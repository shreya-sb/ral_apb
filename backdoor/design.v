==> flow/design.v <==
module top 
(  
    input               pclk,
    input               presetn,
    input   [31 : 0]    paddr,
    input   [31 : 0]    pwdata,
    input               psel,
    input               pwrite,
    input               penable,
    output  [31 : 0]    prdata
);
  reg [3:0]  cntrl = 0;  
  reg [31:0] reg1  = 0;  
  reg [31:0] reg2  = 0;  
  reg [31:0] reg3  = 0;  
  reg [31:0] reg4  = 0;  
  reg     [31 : 0]    rdata_tmp = 0;    
    always @ (posedge pclk) 
      begin
        if( !presetn ) 
        begin
           cntrl    <= 4'h0;
           reg1     <= 32'h5A5A_5555;
           reg2     <= 32'h1234_9876;
           reg3     <= 32'hA5A5_0000;
           reg4     <= 32'h0000_FFFF;
          rdata_tmp <= 32'h00000000;
        end
        else if( psel && penable && pwrite )
        begin
            case( paddr )
                'h0     : cntrl <= pwdata;
                'h8     : reg2  <= pwdata;
                'hc     : reg3  <= pwdata;
                'h10    : reg4  <= pwdata;
            endcase
        end
        else if (psel && penable && !pwrite )
         begin
           case( paddr )
                'h0     : rdata_tmp <= {28'h0000000,cntrl};
                'h4     : rdata_tmp <= reg1;
                'h8     : rdata_tmp <= reg2;
                'hc     : rdata_tmp <= reg3;
                'h10    : rdata_tmp <= reg4;
                default : rdata_tmp <= 32'h00000000;
            endcase 
         end      
    end   
assign prdata =  rdata_tmp; 
endmodule
Step by step through the tools: top
What the tools print for top, step after step.
Lines are those of the file above, counted from 1.
Cell names lack the library's common part.
{ "design": {"top": "top", "clock_port": "pclk", "library": "sky130hd", "corner": "tt_025C_1v80"} }

Word level
Source: Yosys, flattened and elaborated, memories not mapped. Widths are those after wreduce. Registers that Yosys merges into a memory's read port (data or address) are not register bits. Print and check cells do not count. Equal cells are merged and count once.
{ "op_classes": {"n_eq": 4, "bitwise": 1, "reduce_logical": 10, "mux": 1} }
{ "op_table": {"columns": ["operator", "count"], "rows": [
  ["32-bit case mux with 5-bit select", 1],
  ["32-bit by 4-bit equality test with 1-bit output with constant B", 2],
  ["32-bit by 3-bit equality test with 1-bit output with constant B", 1],
  ["32-bit by 5-bit equality test with 1-bit output with constant B", 1],
  ["32-bit zero test", 1],
  ["2-bit AND reduction", 5],
  ["1-bit logical AND", 3],
  ["1-bit inverter", 1],
  ["1-bit zero test", 1]
]} }
{ "bits": {"input_bits": 69, "out_inout_bits": 32, "wordCells": 22, "reg_bits": 133} }

Longest topological paths
Yosys ltp: most cells in a row. Word level: on the elaborated netlist, between registers, memories and ports. Mapped: between sequential cells and ports; inverters and the memories' decode and read muxes count.
{ "logic_depth": {"ltp_word": 4, "abc_area": 1, "ltp_mapped": 12} }

Synthesis result
The flow's flattened synthesis, as Yosys stat reports it; memories are mapped. The netlist is that of the ABC_AREA named above (0 if unset); the other value can give another one.
{ "types": {"columns": ["type", "count", "area_total_um2"], "rows": [
  ["dfxtp_1", 132, 2.64E+03],
  ["nand2_1", 197, 739.459],
  ["nor2_1", 134, 502.982],
  ["nand3_1", 86, 430.413],
  ["o21ai_0", 67, 335.322],
  ["a21oi_1", 41, 205.197],
  ["o21ai_1", 28, 140.134],
  ["inv_1", 27, 101.347],
  ["buf_2", 19, 95.091],
  ["clkbuf_1", 19, 71.318],
  ["nor2_4", 6, 67.565],
  ["buf_6", 5, 56.304],
  ["o211ai_1", 7, 52.55],
  ["buf_4", 6, 45.043],
  ["inv_2", 10, 37.536],
  ["nand2_4", 3, 33.782],
  ["edfxtp_1", 1, 30.029],
  ["nor2_8", 1, 20.019]
]} }
Other cell types: 6; their cells: 10.
{ "synth_totals": {"seq_area_um2": 2672.6, "flip_flops": 133, "yosys_area_um2": 5662.9, "mapped_cells": 799} }

Timing after synthesis
Path of least setup slack by OpenSTA after synthesis, without wires, with an ideal clock, recovery checks aside; 20% of the period is set as input and as output delay. Where synthesis merged equal registers, the netlist keeps one of their names.
{ "synth_path": {"path_type": "input to register", "startpoint": "input paddr[11]", "endpoint": "register reg4[29]", "path_stages": 11, "required_ns": 2.084, "slack_ns": 0.579, "in_delay_ns": 0.440, "clock_period_ns": 2.2, "t_arrival_ns": 1.505, "launch_ns": 0.440, "delay_ns": 1.181, "n_path_buf": 1, "synth_period_reached_ns": 1.621} }
"delay_ns" is the arrival time less input delay plus setup time.
"path_stages": output pins that drive a net of the path, with the launching flip-flop's if there is one; two outputs of one cell count as two.
"synth_period_reached_ns" is the clock period less the worst setup slack; recovery checks do not enter. This is arithmetic on one report: input and output delays are still those of the set period (20% each).
Between the ends stands the longest chain of elaborated cells between them, by number of cells; it is not shown to be the way that was timed. Of several equally long chains one is given.
A line is the first line of the expression or statement that the cell stems from. Yosys adds cells for indexed reads and writes and turns some case tables into memories.
{ "synth_via": {"cell_sequence": "nor2_1 > nand2_1 > inv_2 > nand2_4 > nor2_4 > nand2_2 > nor2_4 > inv_2 > buf_2 > nor2_1 > nor2_1", "elab_chain_len": 2, "cone_cells": 2} }
{ "synth_rtl": {"columns": ["item", "line_no", "text"], "rows": [
  ["start: declaration", 5, "input   [31 : 0]    paddr,"],
  ["32-bit by 5-bit equality test with 1-bit output", 31, "case( paddr )"],
  ["2-bit AND reduction", null, null],
  ["end: assignment", 26, "reg4     <= 32'h0000_FFFF;"],
  ["end: assignment", 35, "'h10    : reg4  <= pwdata;"],
  ["end: declaration", 16, "reg [31:0] reg4  = 0;"]
]} }

Timing after layout
From the final timing report of flow run 1: the path of least setup slack in the routed layout; clock arrival at registers is part of the times.
{ "layout_path": {"path_type": "input to register", "startpoint": "input paddr[16]", "endpoint": "register reg2[26]", "clock_period_ns": 1.43, "n_path_buf": 5, "in_delay_ns": 0.29, "path_stages": 14, "slack_ns": -0.38, "launch_ns": 0.29, "required_ns": 1.79, "t_arrival_ns": 2.17} }
Between the ends stands the longest chain of elaborated cells between them, by number of cells; it is not shown to be the way that was timed. Of several equally long chains one is given.
{ "layout_via": {"cell_sequence": "buf_6 > nor2_2 > nand2_1 > nor2_2 > nand2_2 > clkinv_4 > buf_12 > nand2_8 > nor2_4 > buf_6 > buf_8 > buf_12 > o21ai_1 > nor2_1", "elab_chain_len": 2, "cone_cells": 2} }
{ "layout_rtl": {"columns": ["item", "line_no", "text"], "rows": [
  ["start: declaration", 5, "input   [31 : 0]    paddr,"],
  ["32-bit by 4-bit equality test with 1-bit output", 31, "case( paddr )"],
  ["2-bit AND reduction", null, null],
  ["end: assignment", 24, "reg2     <= 32'h1234_9876;"],
  ["end: assignment", 33, "'h8     : reg2  <= pwdata;"],
  ["end: declaration", 14, "reg [31:0] reg2  = 0;"]
]} }

## Implementation results

Flow measurements of top on sky130hd: 2 stored runs with different settings, listed in no order. Input and output delays are each 20% of the period that was set; the output load is 0.01 pF.
"period_less_ws_ns": clock period set for the run, less the worst setup slack. It is reckoned from that one timing run; input and output delays stay at 20% of the period that was set.
"worst_setup_path_time_ns" = time allowed to the worst setup path (clock period - input delay - output delay, where it has them) - its slack; a late launch clock adds to it, a late capture clock takes from it.
"power_mw" rests on the timing tool's default activity at the inputs, not on a simulated workload.
[
  {
    "run": "flow run 1",
    "settings": { "period_ns": 1.43, "CORE_UTILIZATION": 30, "SETUP_SLACK_MARGIN": 0.36, "PLACE_DENSITY_LB_ADDON": 0.09, "CORE_ASPECT_RATIO": 1.22, "CORE_MARGIN": 10, "CELL_PAD_IN_SITES_DETAIL_PLACEMENT": 2, "TNS_END_PERCENT": 35, "ABC_AREA": 1, "CAP_MARGIN": 15, "MIN_ROUTING_LAYER": "met2", "SLEW_MARGIN": 20 },
    "results": { "finish.stdcell_area_um2": 10963.0, "fin_hold_ws_ns": 0.190, "setup_ws_ns": -0.379, "fin_tns_ns": -21.700, "yosys.chip_area_um2": 5662.9, "period_less_ws_ns": 1.809, "power_mw": 9.241, "design.die.area_um2": 24799.7, "worst_setup_path_time_ns": 1.52, "critical_path_type": "input to register", "utilization_pct": 59.0 }
  },
  {
    "run": "flow run 2",
    "settings": { "period_ns": 2.92, "CAP_MARGIN": 20, "CORE_MARGIN": 2, "CORE_UTILIZATION": 40, "SLEW_MARGIN": 20 },
    "results": { "finish.stdcell_area_um2": 7599.8, "fin_hold_ws_ns": 0.452, "setup_ws_ns": 0.583, "fin_tns_ns": 0.000, "yosys.chip_area_um2": 5878.1, "period_less_ws_ns": 2.337, "power_mw": 4.104, "design.die.area_um2": 15681.3, "worst_setup_path_time_ns": 1.75, "critical_path_type": "input to register", "utilization_pct": 52.7 }
  }
]
